==> flow/design.v <==
module binary_counter
#(parameter MODULO=32, WIDTH=$clog2(MODULO-1)-1)
(
	input clk,clear_n, enable, up_down, reset,
	output reg [WIDTH:0] count,
	output TC1,TC2
);
	always @ (posedge clk or negedge reset)
	begin
		if (!reset)
			count <= 1'b0;
		else if(!clear_n)
			count <= 1'b0;
		else if (enable == 1'b1)
		begin
			if(up_down)  
				count <= count == MODULO-1'b1 ? 1'b0 : count + 1'b1;
			else
				count <= count == 1'b0 ? MODULO-1'b1 : count - 1'b1; 
		end
	end
assign TC1 = ( count == MODULO-1 ) ? 1'b1 : 1'b0 ;  
assign TC2 = ( count == 1 ) ? 1'b1 : 1'b0   ; 
endmodule 
Tool chain data of binary_counter
Tool output for the design above, in the order of the flow.
Lines are those of the file above, counted from 1.
Operators: Yosys type, input widths -> output width; for muxes data width and select width s.
Library cell names are shortened.
{ "design": {"design": "binary_counter", "clock": "clk", "lib": "sky130hd", "corner": "tt_025C_1v80"} }

Word-level counts
Counts by Yosys on the flattened word-level netlist (proc, flatten, opt, wreduce; memories kept). Register bits leave out memories and registers merged into their read ports (data or address). Print and check cells are left out. Cells with the same type and inputs are merged into one.
{ "bits": {"rom_bits": 0, "out_inout_bits": 7, "ff_bits": 5, "n_memories": 0, "clocked_rd_ports_x_width": 0, "latchBits": 0, "ram_bits": 0} }
{ "classes": {"bitwise": 0, "shifts": 0, "n_mul": 0, "compare": 0, "muxes": 7, "addsub": 2, "eq_ne": 3, "reduce_logical": 1, "n_div": 0} }
{ "op_table": {"columns": ["op", "count"], "rows": [
  ["$mux 5", 5],
  ["$add 5x1->5 const B", 1],
  ["$sub 5x1->5 const B", 1],
  ["$eq 5x1->1 const B", 1],
  ["$eq 5x5->1 const B", 1],
  ["$logic_not 5->1", 1],
  ["$ne 2x1->1 const B", 1],
  ["$mux 1", 2]
]} }

Logic depth
Yosys ltp: most cells in a row. Word level: on the elaborated netlist, between registers, memories and ports. Mapped: between sequential cells and ports; inverters and the memories' decode and read muxes count.
{ "depth": {"ltp_word": 5, "abc_area": 1, "ltp_mapped": 9, "ltp_nobuf": 9} }

Synthesis result
Yosys stat after the flow's synthesis: flattened, memories mapped to cells. It holds for the ABC_AREA given above (unset counts as 0); a run with the other value may have another netlist.
Totals and module areas in this step are rounded.
{ "synth_totals": {"seqArea_um2": 130, "cells": 69, "ff_cells": 5, "yosys_area_um2": 460} }
{ "types": {"columns": ["type", "count"], "rows": [
  ["dfrtp_1", 5],
  ["nand2_1", 26],
  ["ha_1", 5],
  ["inv_1", 9],
  ["nand3_1", 5],
  ["nor2_1", 5],
  ["a21oi_1", 3],
  ["o21ai_1", 3],
  ["buf_6", 1],
  ["nor2_4", 1],
  ["a21oi_2", 1],
  ["xnor2_1", 1],
  ["nand3b_1", 1],
  ["nand4_1", 1],
  ["nor2_2", 1],
  ["o21ai_0", 1]
]} }

Path before layout
Source: OpenSTA report_checks on the synthesized netlist (no wires, ideal clock, input and output delay 20% of the period each), path of least setup slack; recovery checks are left aside. Register names are those of the netlist, which keeps one name where synthesis merged equal registers.
{ "synth_path": {"path_kind": "register to register", "start": "register count[0]", "end": "register count[2]", "path_delay_ns": 1.468, "driving_pins": 10, "setup_time_ns": 0.065, "arrival_ns": 1.403, "setup_slack_ns": 0.532, "launch_ns": 0.000, "clock_period_ns": 2.0, "t_required_ns": 1.935, "synth_period_reached_ns": 1.468} }
"path_delay_ns" = arrival - input delay + setup time.
"driving_pins": output pins that drive a net of the path, with the launching flip-flop's if there is one; two outputs of one cell count as two.
"synth_period_reached_ns" is the clock period less the worst setup slack; recovery checks do not enter. This is arithmetic on one report: input and output delays are still those of the set period (20% each).
The rows between start and end are the longest chain of elaborated cells between them; the timing report does not say that the signal goes this way. Where chains are equally long, one stands for them.
Each line given opens the expression or statement behind the cell; cells for indexed reads and writes are added by Yosys, which also makes memories of some case tables.
At most two assigning lines are given for a register; there are more.
{ "synth_via": {"path_cell_list": "dfrtp_1 > ha_1 > nand2_1 > nor2_1 > ha_1 > inv_1 > nand2_1 > o21ai_0 > nand3_1 > nand2_1", "elab_chain_len": 5, "cone_cells": 9} }
{ "synth_lines": {"columns": ["element", "line_no", "rtl"], "rows": [
  ["from (decl)", 5, "output reg [WIDTH:0] count,"],
  ["from (assign)", 17, "count <= count == MODULO-1'b1 ? 1'b0 : count + 1'b1;"],
  ["from (assign)", 19, "count <= count == 1'b0 ? MODULO-1'b1 : count - 1'b1;"],
  ["$sub 5x1->5", 19, null],
  ["$mux 5", 19, null],
  ["$mux 5", 16, "if(up_down)"],
  ["$mux 5", 14, "else if (enable == 1'b1)"],
  ["$mux 5", 12, "else if(!clear_n)"],
  ["to (assign)", 17, null],
  ["to (assign)", 19, null],
  ["to (decl)", 5, null]
]} }

Path in the finished layout
From the final timing report of stored run 2: the path of least setup slack in the routed layout; clock arrival at registers is part of the times.
{ "layout_path": {"path_kind": "register to output", "start": "register count[1]", "end": "output TC1", "arrival_ns": 1.46, "clock_period_ns": 1.97, "driving_pins": 6, "launch_ns": 0.24, "t_required_ns": 1.58, "setup_slack_ns": 0.11} }
The rows between start and end are the longest chain of elaborated cells between them; the timing report does not say that the signal goes this way. Where chains are equally long, one stands for them.
At most two assigning lines are given for a register; there are more.
{ "layout_via": {"path_cell_list": "dfrtp_1 > ha_1 > nand2_1 > nor2_1 > ha_1 > dlygate4sd2_1", "elab_chain_len": 2, "cone_cells": 2} }
{ "layout_lines": {"columns": ["element", "line_no", "rtl"], "rows": [
  ["from (decl)", 5, "output reg [WIDTH:0] count,"],
  ["from (assign)", 17, "count <= count == MODULO-1'b1 ? 1'b0 : count + 1'b1;"],
  ["from (assign)", 19, "count <= count == 1'b0 ? MODULO-1'b1 : count - 1'b1;"],
  ["$eq 5x5->1", 22, "assign TC1 = ( count == MODULO-1 ) ? 1'b1 : 1'b0 ;"],
  ["$mux 1", 22, null],
  ["to (decl)", 6, "output TC1,TC2"]
]} }

Lab notebook: binary_counter

Measured data: module binary_counter, platform sky130hd, 2 stored runs of the flow under differing settings, order arbitrary. Input and output delays are each 20% of the period that was set; the output load is 0.01 pF.
"clock period achieved" means the clock period less the worst setup slack. The figure is calculated, with input and output delays left at 20% of the set period.
"worst path time" is the time allowed to the run's worst setup path (the clock period less input and output delay, where it has them) less its slack. Clock arrival times count: a late capture clock shortens it, a late launch clock lengthens it.
"total power of the final layout" rests on the timing tool's default activity at the inputs, not on a simulated workload.
The results are shown rounded.

==> stored run 1: settings <==
{ "period_ns": 1.98, "CORE_UTILIZATION": 71, "PLACE_DENSITY_LB_ADDON": 0.05, "HOLD_SLACK_MARGIN": 0.19, "CORE_MARGIN": 4, "CELL_PAD_IN_SITES_GLOBAL_PLACEMENT": 1, "CELL_PAD_IN_SITES_DETAIL_PLACEMENT": 2, "TNS_END_PERCENT": 45, "GPL_TIMING_DRIVEN": 0, "GPL_ROUTABILITY_DRIVEN": 0, "CTS_CLUSTER_SIZE": 91, "CTS_CLUSTER_DIAMETER": 31, "MIN_ROUTING_LAYER": "met1", "MAX_ROUTING_LAYER": "met5", "CAP_MARGIN": 20, "SLEW_MARGIN": 20 }
==> stored run 1: results <==
no final report: floorplanning broke off with PDN-0185

==> stored run 2: settings <==
{ "period_ns": 1.97, "CORE_UTILIZATION": 39, "PLACE_DENSITY_LB_ADDON": 0.25, "HOLD_SLACK_MARGIN": 0.07, "CORE_MARGIN": 10, "TNS_END_PERCENT": 60, "ABC_AREA": 1, "CTS_CLUSTER_SIZE": 76, "CAP_MARGIN": 5, "MAX_ROUTING_LAYER": "met5", "SLEW_MARGIN": 20 }
==> stored run 2: results <==
chip area after synthesis (Yosys): 460 um2
die size: 2900 um2
standard-cell area after layout: 630 um2
utilization: 57%
setup slack of the worst path: 0.11 ns
total negative slack on setup checks: 0.000 ns
total power of the final layout: 0.39 mW
clock period achieved: 1.856 ns
worst path time: 1.46 ns
kind of the worst setup path: register to output
