==> flow/design.v <==
module ram_dp #(parameter mem_depth=32, parameter size=8)
(
input [size-1:0] data_in,
input wren,clock,rden,
input [$clog2(mem_depth-1)-1:0] wraddress, 
input [$clog2(mem_depth-1)-1:0] rdaddress,
output logic [size-1:0] data_out
);
logic [size-1:0] mem [mem_depth-1 :0];
always_ff @(posedge clock)
begin
  if (wren==1'b1)
        mem[wraddress]<=data_in;
  if (rden==1'b1)
        data_out<=mem[rdaddress];   
end     
endmodule 
Step by step through the tools: ram_dp
What the tools print for ram_dp, step after step.
Line numbers count from 1 in the design file above.
Operators carry their Yosys type and port widths (W data, S select, Z words).
{"block": "design", "top_module": "ram_dp", "clock_port": "clock", "cell_library": "sky130hd", "pvt_corner": "tt_025C_1v80"}

Word level
Source: Yosys, flattened and elaborated, memories not mapped. Widths are those after wreduce; folded enables and synchronous resets count as part of the registers. Registers that Yosys merges into a memory's read port (data or address) are not register bits. Print and check cells do not count. Equal cells are merged and count once.
Memory sizes are those after Yosys's memory passes, which may raise the word count (mostly to a power of two), join words into wider ones and drop unused or constant bits.
{"block": "word_totals", "ramBits": 256, "clocked_rd_ports_x_width": 8, "n_memories": 1, "word_cells": 4, "output_inout_bits": 8, "register_bits": 0, "input_bits": 21}
{"block": "classes", "mux": 3}
{"block": "memory_table", "memory": "mem", "size": 32, "width": 8, "read_ports": 1, "wr": 1, "line_no": 9, "source": "logic [size-1:0] mem [mem_depth-1 :0];"}
{"block": "ops", "op": "$mux W8", "n": 1}
{"block": "ops", "op": "$mux W5", "n": 1}
{"block": "ops", "op": "$mux W1", "n": 1}

Depth
Depth = most cells in a row (Yosys ltp): at word level without a register or memory, in the mapped netlist without a sequential cell, where the memories' decode and read muxes count.
{"block": "depth", "depth_word": 1, "ABC_AREA": 0, "ltp_mapped": 5, "ltp_nobuf": 3}

After synthesis
Source: synth_stat.txt of the flow (Yosys; design flattened, memories mapped). It holds for the ABC_AREA given above (unset counts as 0); a run with the other value may have another netlist.
The area totals of this step are shown rounded.
{"block": "synth_totals", "cell_count": 417, "buf_cells": 20, "flip_flops": 264, "area_mm2": 0.01, "sequential_area_mm2": 0.0079}
{"block": "by_type", "type": "sky130_fd_sc_hd__edfxtp_1", "n": 264, "area_total_um2": 7.93E+03}
{"block": "by_type", "type": "sky130_fd_sc_hd__mux4_2", "n": 80, "area_total_um2": 1.8E+03}
{"block": "by_type", "type": "sky130_fd_sc_hd__nor2_1", "n": 33, "area_total_um2": 123.869}
{"block": "by_type", "type": "sky130_fd_sc_hd__mux2_2", "n": 8, "area_total_um2": 90.086}
{"block": "by_type", "type": "sky130_fd_sc_hd__buf_4", "n": 6, "area_total_um2": 45.043}
{"block": "by_type", "type": "sky130_fd_sc_hd__nand3b_1", "n": 5, "area_total_um2": 37.536}
{"block": "by_type", "type": "sky130_fd_sc_hd__or3b_2", "n": 3, "area_total_um2": 26.275}
{"block": "by_type", "type": "sky130_fd_sc_hd__buf_1", "n": 6, "area_total_um2": 22.522}
{"block": "by_type", "type": "sky130_fd_sc_hd__clkbuf_1", "n": 6, "area_total_um2": 22.522}
{"block": "by_type", "type": "sky130_fd_sc_hd__buf_6", "n": 1, "area_total_um2": 11.261}
{"block": "by_type", "type": "sky130_fd_sc_hd__nand3_1", "n": 2, "area_total_um2": 10.01}
{"block": "by_type", "type": "sky130_fd_sc_hd__or3_1", "n": 1, "area_total_um2": 6.256}
{"block": "by_type", "type": "sky130_fd_sc_hd__buf_2", "n": 1, "area_total_um2": 5.005}
{"block": "by_type", "type": "sky130_fd_sc_hd__nand2_1", "n": 1, "area_total_um2": 3.754}

Worst setup path after synthesis
Path of least setup slack by OpenSTA after synthesis, without wires, with an ideal clock, recovery checks aside; 20% of the period is set as input and as output delay. Where synthesis merged equal registers, the netlist keeps one of their names.
{"block": "synth_path", "path_kind": "input to register", "from": "in rdaddress[2]", "to": "reg data_out[0]", "setup_slack_ns": 0.018, "tclk_ns": 2.45, "delay_ns": 1.942, "path_stages": 5, "in_delay_ns": 0.490, "path_buffers": 2, "required_time_ns": 2.190, "setup_time_ns": 0.260, "t_arrival_ns": 2.172, "launch_ns": 0.490, "synth_period_reached_ns": 2.432}
"delay_ns" = arrival - input delay + setup time.
"path_stages": output pins that drive a net of the path, with the launching flip-flop's if there is one; two outputs of one cell count as two.
"synth_period_reached_ns" = period - worst setup slack (recovery checks aside). The figure is calculated, with input and output delays left at 20% of the set period.
{"block": "synth_between", "path_cell_list": "sky130_fd_sc_hd__clkbuf_1 sky130_fd_sc_hd__clkbuf_1 sky130_fd_sc_hd__mux4_2 sky130_fd_sc_hd__mux4_2 sky130_fd_sc_hd__mux2_2"}
{"block": "synth_rtl", "item": "from (decl)", "line_no": 6, "source": "input [$clog2(mem_depth-1)-1:0] rdaddress,"}
{"block": "synth_rtl", "item": "to (decl)", "line_no": 7, "source": "output logic [size-1:0] data_out"}
Chain of elaborated cells between the ends: none given.

Worst path after layout
Path of least setup slack in the final report of record 1 (OpenROAD, finished layout, wires in). Where an end is a register, its clock arrival counts in the times.
{"block": "layout_path", "path_kind": "register to register", "from": "mem mem[8][3]", "to": "reg data_out[3]", "path_stages": 4, "required_time_ns": 2.45, "t_arrival_ns": 2.25, "path_buffers": 0, "setup_time_ns": 0.25, "launch_ns": 0.52, "tclk_ns": 2.18, "setup_slack_ns": 0.21}
{"block": "layout_between", "path_cell_list": "sky130_fd_sc_hd__edfxtp_1 sky130_fd_sc_hd__mux4_2 sky130_fd_sc_hd__mux4_2 sky130_fd_sc_hd__mux2_2"}
{"block": "layout_rtl", "item": "from (decl)", "line_no": 9, "source": "logic [size-1:0] mem [mem_depth-1 :0];"}
{"block": "layout_rtl", "item": "to (decl)", "line_no": 7, "source": "output logic [size-1:0] data_out"}
Chain of elaborated cells between the ends: none given.

FLOW RESULTS
============

Module ram_dp, platform sky130hd: 2 stored runs of the flow (Yosys, OpenROAD) with differing settings, in no particular order. Input and output delays are each 20% of the period that was set; the output load is 0.01 pF.
"timing.achieved_period_ns" is the run's clock period less its worst setup slack. It is reckoned from that one timing run; input and output delays stay at 20% of the period that was set.
"worst_path_allowed_less_slack_ns" means the part of the period allowed to the worst setup path (the constraints hold back 20% at inputs and 20% at outputs) less its slack; where the path has registers, the arrival times of their clocks count too.
"final_power_w": no workload was simulated; the value follows from the tool's default switching activity.
The measured numbers are rounded.

{"run": "record 1", "settings": { "period_ns": 2.18, "CORE_UTILIZATION": 25, "SETUP_SLACK_MARGIN": 0.31, "PLACE_DENSITY_LB_ADDON": 0.28, "CORE_MARGIN": 3, "CELL_PAD_IN_SITES_DETAIL_PLACEMENT": 0, "GPL_TIMING_DRIVEN": 1, "CTS_CLUSTER_SIZE": 38, "MAX_ROUTING_LAYER": "met4", "CAP_MARGIN": 20, "SLEW_MARGIN": 20 }, "results": { "timing.achieved_period_ns": 1.973, "synth_area_mm2": 0.01, "final_cell_area_mm2": 0.013, "final_hold_ws_ns": 0.75, "fin_tns_ns": 0.000, "worst_path_allowed_less_slack_ns": 1.97, "timing.worst_path_kind": "register to register", "worstSetupSlack_ns": 0.21, "post_route_util_pct": 31, "die_footprint_mm2": 0.043, "final_power_w": 0.011 }}
{"run": "record 2", "settings": { "period_ns": 1.75, "CORE_UTILIZATION": 56, "PLACE_DENSITY_LB_ADDON": 0.11, "ABC_AREA": 0, "GPL_ROUTABILITY_DRIVEN": 0, "CTS_CLUSTER_SIZE": 47, "CAP_MARGIN": 20, "CORE_MARGIN": 2, "SLEW_MARGIN": 20 }, "results": { "timing.achieved_period_ns": 1.973, "synth_area_mm2": 0.01, "final_cell_area_mm2": 0.012, "final_hold_ws_ns": 0.61, "fin_tns_ns": -1.5, "worst_path_allowed_less_slack_ns": 1.97, "timing.worst_path_kind": "register to register", "worstSetupSlack_ns": -0.22, "post_route_util_pct": 67, "die_footprint_mm2": 0.019, "final_power_w": 0.013 }}
